==> flow/design.v <==
module uart_send
#(
	parameter  CLK_FREQ = 50000000,
	parameter  UART_BPS = 9600
)
(
    input clk_i,                 
    input rst_n_i,               
    input uart_en_i,             
    input [7 : 0] uart_din_i,    
	output uart_tx_busy_o,       
    output uart_txd_o            
);
localparam BPS_CNT  = CLK_FREQ/UART_BPS;
reg uart_en_i_d0; 
reg uart_en_i_d1;
wire en_flag;
always @(posedge clk_i or negedge rst_n_i) begin         
    if (!rst_n_i) begin
        uart_en_i_d0 <= 1'b0;                                  
        uart_en_i_d1 <= 1'b0;
    end                                                      
    else begin                                               
        uart_en_i_d0 <= uart_en_i;                               
        uart_en_i_d1 <= uart_en_i_d0;                            
    end
end
assign en_flag = (~uart_en_i_d1) & uart_en_i_d0;
reg tx_flag;
reg [7 : 0] tx_data;
reg [3 : 0] tx_cnt;
reg [15 : 0] clk_cnt;
always @(posedge clk_i or negedge rst_n_i) begin         
    if (!rst_n_i) begin                                  
        tx_flag <= 1'b0;
        tx_data <= 8'd0;
    end 
    else if (en_flag) begin                
            tx_flag <= 1'b1;
            tx_data <= uart_din_i;
        end
        else 
        if ((tx_cnt == 4'd9)&&(clk_cnt == BPS_CNT - 1)) begin
            tx_flag <= 1'b0;
            tx_data <= 8'd0;
        end
        else begin
            tx_flag <= tx_flag;
            tx_data <= tx_data;
        end
end
assign uart_tx_busy_o = uart_en_i| uart_en_i_d0 | tx_flag;
always @(posedge clk_i or negedge rst_n_i) begin         
    if (!rst_n_i) begin                             
        clk_cnt <= 16'd0;                                  
        tx_cnt  <= 4'd0;
    end                                                      
    else if (tx_flag) begin
        if (clk_cnt < BPS_CNT - 1) begin
            clk_cnt <= clk_cnt + 1'b1;
            tx_cnt  <= tx_cnt;
        end
        else begin
            clk_cnt <= 16'd0;
            tx_cnt  <= tx_cnt + 1'b1;
        end
    end
    else begin
        clk_cnt <= 16'd0;
        tx_cnt  <= 4'd0;
    end
end
reg uart_txd_o_r;
always @(posedge clk_i or negedge rst_n_i)begin        
    if (!rst_n_i)
        uart_txd_o_r <= 1'b1;        
    else if (tx_flag)
        case(tx_cnt)
            4'd0: uart_txd_o_r <= 1'b0;          
            4'd1: uart_txd_o_r <= tx_data[0];
            4'd2: uart_txd_o_r <= tx_data[1];
            4'd3: uart_txd_o_r <= tx_data[2];
            4'd4: uart_txd_o_r <= tx_data[3];
            4'd5: uart_txd_o_r <= tx_data[4];
            4'd6: uart_txd_o_r <= tx_data[5];
            4'd7: uart_txd_o_r <= tx_data[6];
            4'd8: uart_txd_o_r <= tx_data[7];
            4'd9: uart_txd_o_r <= 1'b1;          
            default: ;
        endcase
    else 
        uart_txd_o_r <= 1'b1;
end
assign uart_txd_o = uart_txd_o_r;
endmodule
From RTL to reports: uart_send
What the tools print for uart_send, step after step.
Line numbers count from 1 in the design file above.
Library cell names are shortened.
The mark -- stands for no value.
Set-up
  design top: uart_send
  clock input: clk_i
  standard-cell library: sky130hd
  library corner: tt_025C_1v80

Elaborated design
Source: Yosys, flattened and elaborated, memories not mapped. Widths are those after wreduce. Registers that Yosys merges into a memory's read port (data or address) are not register bits. Print and check cells do not count. Equal cells are merged and count once.
Storage and ports
  flip-flop bits (word level): 32
  input bits: 11
  output and inout port bits: 2
  word-level cells: 39
Cells by class
  add/sub/neg operators: 2
  $lt $le $gt $ge: 1
  eq/ne operators: 12
  mux-type cells: 10
  bitwise operators: 4
  reduce/logical cells: 3
Operators by type and width (number)
  2-to-1 mux 16 bit: 2
  adder 16 x 1 -> 16 bit with constant B: 1
  less-than comparator 16 x 13 -> 1 bit with constant B: 1
  == test 16 x 13 -> 1 bit with constant B: 1
  == test 4 x 3 -> 1 bit with constant B: 4
  2-to-1 mux 8 bit: 2
  inequality test 11 x 1 -> 1 bit with constant B: 1
  case mux 1 bit (select 10 bit): 1
  == test 4 x 2 -> 1 bit with constant B: 2
  == test 4 bit with constant B: 2
  2-to-1 mux 4 bit: 2
  adder 4 x 1 -> 4 bit with constant B: 1
  == test 4 x 1 -> 1 bit with constant B: 1
  logical NOT 4 bit: 1
  2-to-1 mux 1 bit: 3
  OR 1 bit: 2
  inequality test 2 bit with constant B: 1
  nonzero test 2 bit: 1
  bitwise AND 1 bit: 1
  logical AND 1 bit: 1
  inverter 1 bit: 1

Longest topological paths
Depth = most cells in a row (Yosys ltp): at word level without a register or memory, in the mapped netlist without a sequential cell, where the memories' decode and read muxes count.
Logic depth
  depth after elaboration: 4
  ABC_AREA: 0
  gate-level depth with buffers: 6
  mapped depth without buffers: 6

Mapped cells and area
Source: synth_stat.txt of the flow (Yosys; design flattened, memories mapped). It holds for the ABC_AREA given above (unset counts as 0); a run with the other value may have another netlist.
Mapped netlist
  standard cells after synthesis: 144
  cell area after synthesis: 1524.0 um^2
  sequential part of the area: 802.0 um^2
  flip-flops: 32
  buffers: 5
Cell types
  dfrtp_1: number 31, total area 775.744 um^2
  a22o_1: number 8, total area 70.067 um^2
  xnor2_1: number 8, total area 70.067 um^2
  ha_1: number 5, total area 62.56 um^2
  nor2_1: number 16, total area 60.058 um^2
  nand2_1: number 11, total area 41.29 um^2
  mux2i_1: number 4, total area 40.038 um^2
  a31oi_1: number 5, total area 31.28 um^2
  nand3_1: number 6, total area 30.029 um^2
  dfstp_2: number 1, total area 26.275 um^2
  inv_1: number 7, total area 26.275 um^2
  nor3_1: number 5, total area 25.024 um^2
  a222oi_1: number 2, total area 20.019 um^2
  nand2b_1: number 3, total area 18.768 um^2
  nor4_1: number 3, total area 18.768 um^2
  xor2_1: number 2, total area 17.517 um^2
  a21o_1: number 2, total area 15.014 um^2
  and3_1: number 2, total area 12.512 um^2
Other cell types: 19; their cells: 23.

Timing after synthesis
Path of least setup slack by OpenSTA after synthesis, without wires, with an ideal clock, recovery checks aside; 20% of the period is set as input and as output delay. Where synthesis merged equal registers, the netlist keeps one of their names.
Timing path after synthesis
  kind: reg-to-reg
  start point: register clk_cnt[0]
  end point: register clk_cnt[12]
  clock period: 1.92 ns
  library setup time: 0.071 ns
  launch time at the first pin: 0.000 ns
  arrival: 1.695 ns
  required time: 1.849 ns
  setup slack: 0.153 ns
  delay of the path: 1.766 ns
  stages on the path: 7
  buffers on the path: 1
  synthesis period reached: 1.767 ns
"delay of the path" is the arrival time less input delay plus setup time.
"stages on the path" counts driving pins, that of a launching flip-flop among them; a cell with two outputs on the path counts twice.
"synthesis period reached" = period - worst setup slack (recovery checks aside). The figure is calculated, with input and output delays left at 20% of the set period.
Between the ends stands the longest chain of elaborated cells between them, by number of cells; it is not shown to be the way that was timed. Of several equally long chains one is given.
Each line given opens the expression or statement behind the cell; cells for indexed reads and writes are added by Yosys, which also makes memories of some case tables.
A register here has more assigning lines than the two given.
On the way, after synthesis
  cells stage by stage: dfrtp_1 -> ha_1 -> a21o_1 -> a221o_1 -> a211o_1 -> buf_2 -> nor2_1
  cells in the longest elaborated chain: 3
  elaborated cells between the ends (all ways): 4
  RTL lines with such cells: 3
  those cells by class: add/sub: 1; compare: 1; mux: 2
Ends and longest elaborated chain, after synthesis
  start, declared: RTL line 32  | reg [15 : 0] clk_cnt;
  start, assigned: RTL line 55  | clk_cnt <= 16'd0;
  start, assigned: RTL line 60  | clk_cnt <= clk_cnt + 1'b1;
  adder 16 x 1 -> 16 bit: RTL line 60
  2-to-1 mux 16 bit: RTL line 59  | if (clk_cnt < BPS_CNT - 1) begin
  2-to-1 mux 16 bit: RTL line 58  | else if (tx_flag) begin
  end, assigned: RTL line 55
  end, assigned: RTL line 60
  end, declared: RTL line 32

Timing after layout
Path of least setup slack in the final report of run A (OpenROAD, finished layout, wires in). Where an end is a register, its clock arrival counts in the times.
Timing path post-layout
  kind: reg-to-output
  start point: register tx_flag
  end point: output uart_tx_busy_o
  clock period: 2.81 ns
  output delay: 0.56 ns
  launch time at the first pin: 0.29 ns
  arrival: 1.86 ns
  required time: 2.25 ns
  setup slack: 0.38 ns
  stages on the path: 4
  buffers on the path: 2
Between the ends stands the longest chain of elaborated cells between them, by number of cells; it is not shown to be the way that was timed. Of several equally long chains one is given.
A register here has more assigning lines than the two given.
On the way, post-layout
  cells stage by stage: dfrtp_1 -> clkbuf_1 -> or3_1 -> clkdlybuf4s50_1
  cells in the longest elaborated chain: 1
  elaborated cells between the ends (all ways): 1
  RTL lines with such cells: 1
  those cells by class: logic: 1
Ends and longest elaborated chain, post-layout
  start, declared: RTL line 29  | reg tx_flag;
  start, assigned: RTL line 35  | tx_flag <= 1'b0;
  start, assigned: RTL line 48  | tx_flag <= tx_flag;
  OR 1 bit: RTL line 52  | assign uart_tx_busy_o = uart_en_i| uart_en_i_d0 | tx_flag;
  end, declared: RTL line 11  | output uart_tx_busy_o,

Appendix: measured runs

Stored flow runs of uart_send (2 of them; Yosys, OpenROAD, sky130hd). They differ in their settings and are not a sequence. Constraints: input delay and output delay 20% of the set period each, output load 0.01 pF.
"achieved clock period (ns)" means the clock period less the worst setup slack. The figure is calculated, with input and output delays left at 20% of the set period.
"worst setup path time (ns)" is the time allowed to the run's worst setup path (the clock period less input and output delay, where it has them) less its slack. Clock arrival times count: a late capture clock shortens it, a late launch clock lengthens it.
"finish__power__total": no workload was simulated; the value follows from the tool's default switching activity.

Flow files of run A
==> flow/run.sh <==
#!/bin/bash
# the make line also repeats the synthesis and layout settings of config.mk as NAME=value (left out here)
make -C /OpenROAD-flow-scripts/flow DESIGN_CONFIG=/design/flow/config.mk WORK_HOME=/design/flow/orfs CLKGATE_MAP_FILE= finish
==> flow/config.mk <==
export PLATFORM = sky130hd
export DESIGN_NAME = uart_send
export DESIGN_NICKNAME = uart_send
export VERILOG_FILES = /design/flow/design.v
export SDC_FILE = /design/flow/constraint.sdc
export NUM_CORES = 4
export LEC_CHECK = 0
export ABC_AREA = 0
export CAP_MARGIN = 20
export CELL_PAD_IN_SITES_DETAIL_PLACEMENT = 2
export CORE_MARGIN = 7
export CORE_UTILIZATION = 28
export GPL_TIMING_DRIVEN = 0
export MAX_ROUTING_LAYER = met4
export MIN_ROUTING_LAYER = met2
export PLACE_DENSITY_LB_ADDON = 0.21
export SLEW_MARGIN = 30
==> flow/constraint.sdc <==
create_clock -name core_clock -period 2.81 [get_ports {clk_i}]
set_input_delay 0.5620 -clock core_clock [delete_from_list [all_inputs] [get_ports {clk_i}]]
set_output_delay 0.5620 -clock core_clock [all_outputs]
set_load 0.01 [all_outputs]

report of run A
yosys chip area after synthesis (um^2): 1524.0
finish__design__die__area: 7704.4
finish__design__instance__area__stdcell: 1869.3
finish__design__instance__utilization: 0.3614
finish__timing__setup__ws: 0.383
finish__timing__setup__tns: 0.000
finish__power__total: 1.389e-03
achieved clock period (ns): 2.427
worst setup path time (ns): 1.86
worst setup path kind: reg-to-output

Flow files of run B
==> flow/run.sh <==
#!/bin/bash
# the make line also repeats the synthesis and layout settings of config.mk as NAME=value (left out here)
make -C /OpenROAD-flow-scripts/flow DESIGN_CONFIG=/design/flow/config.mk WORK_HOME=/design/flow/orfs CLKGATE_MAP_FILE= finish
==> flow/config.mk <==
export PLATFORM = sky130hd
export DESIGN_NAME = uart_send
export DESIGN_NICKNAME = uart_send
export VERILOG_FILES = /design/flow/design.v
export SDC_FILE = /design/flow/constraint.sdc
export NUM_CORES = 4
export LEC_CHECK = 0
export CAP_MARGIN = 20
export CELL_PAD_IN_SITES_DETAIL_PLACEMENT = 2
export CELL_PAD_IN_SITES_GLOBAL_PLACEMENT = 0
export CORE_ASPECT_RATIO = 1.04
export CORE_MARGIN = 2
export CORE_UTILIZATION = 58
export CTS_CLUSTER_DIAMETER = 72
export CTS_CLUSTER_SIZE = 66
export MIN_ROUTING_LAYER = met2
export PLACE_DENSITY = 0.53
export SLEW_MARGIN = 20
export TNS_END_PERCENT = 60
==> flow/constraint.sdc <==
create_clock -name core_clock -period 1.49 [get_ports {clk_i}]
set_input_delay 0.2980 -clock core_clock [delete_from_list [all_inputs] [get_ports {clk_i}]]
set_output_delay 0.2980 -clock core_clock [all_outputs]
set_load 0.01 [all_outputs]

report of run B: did not finish, place, DPL-0033
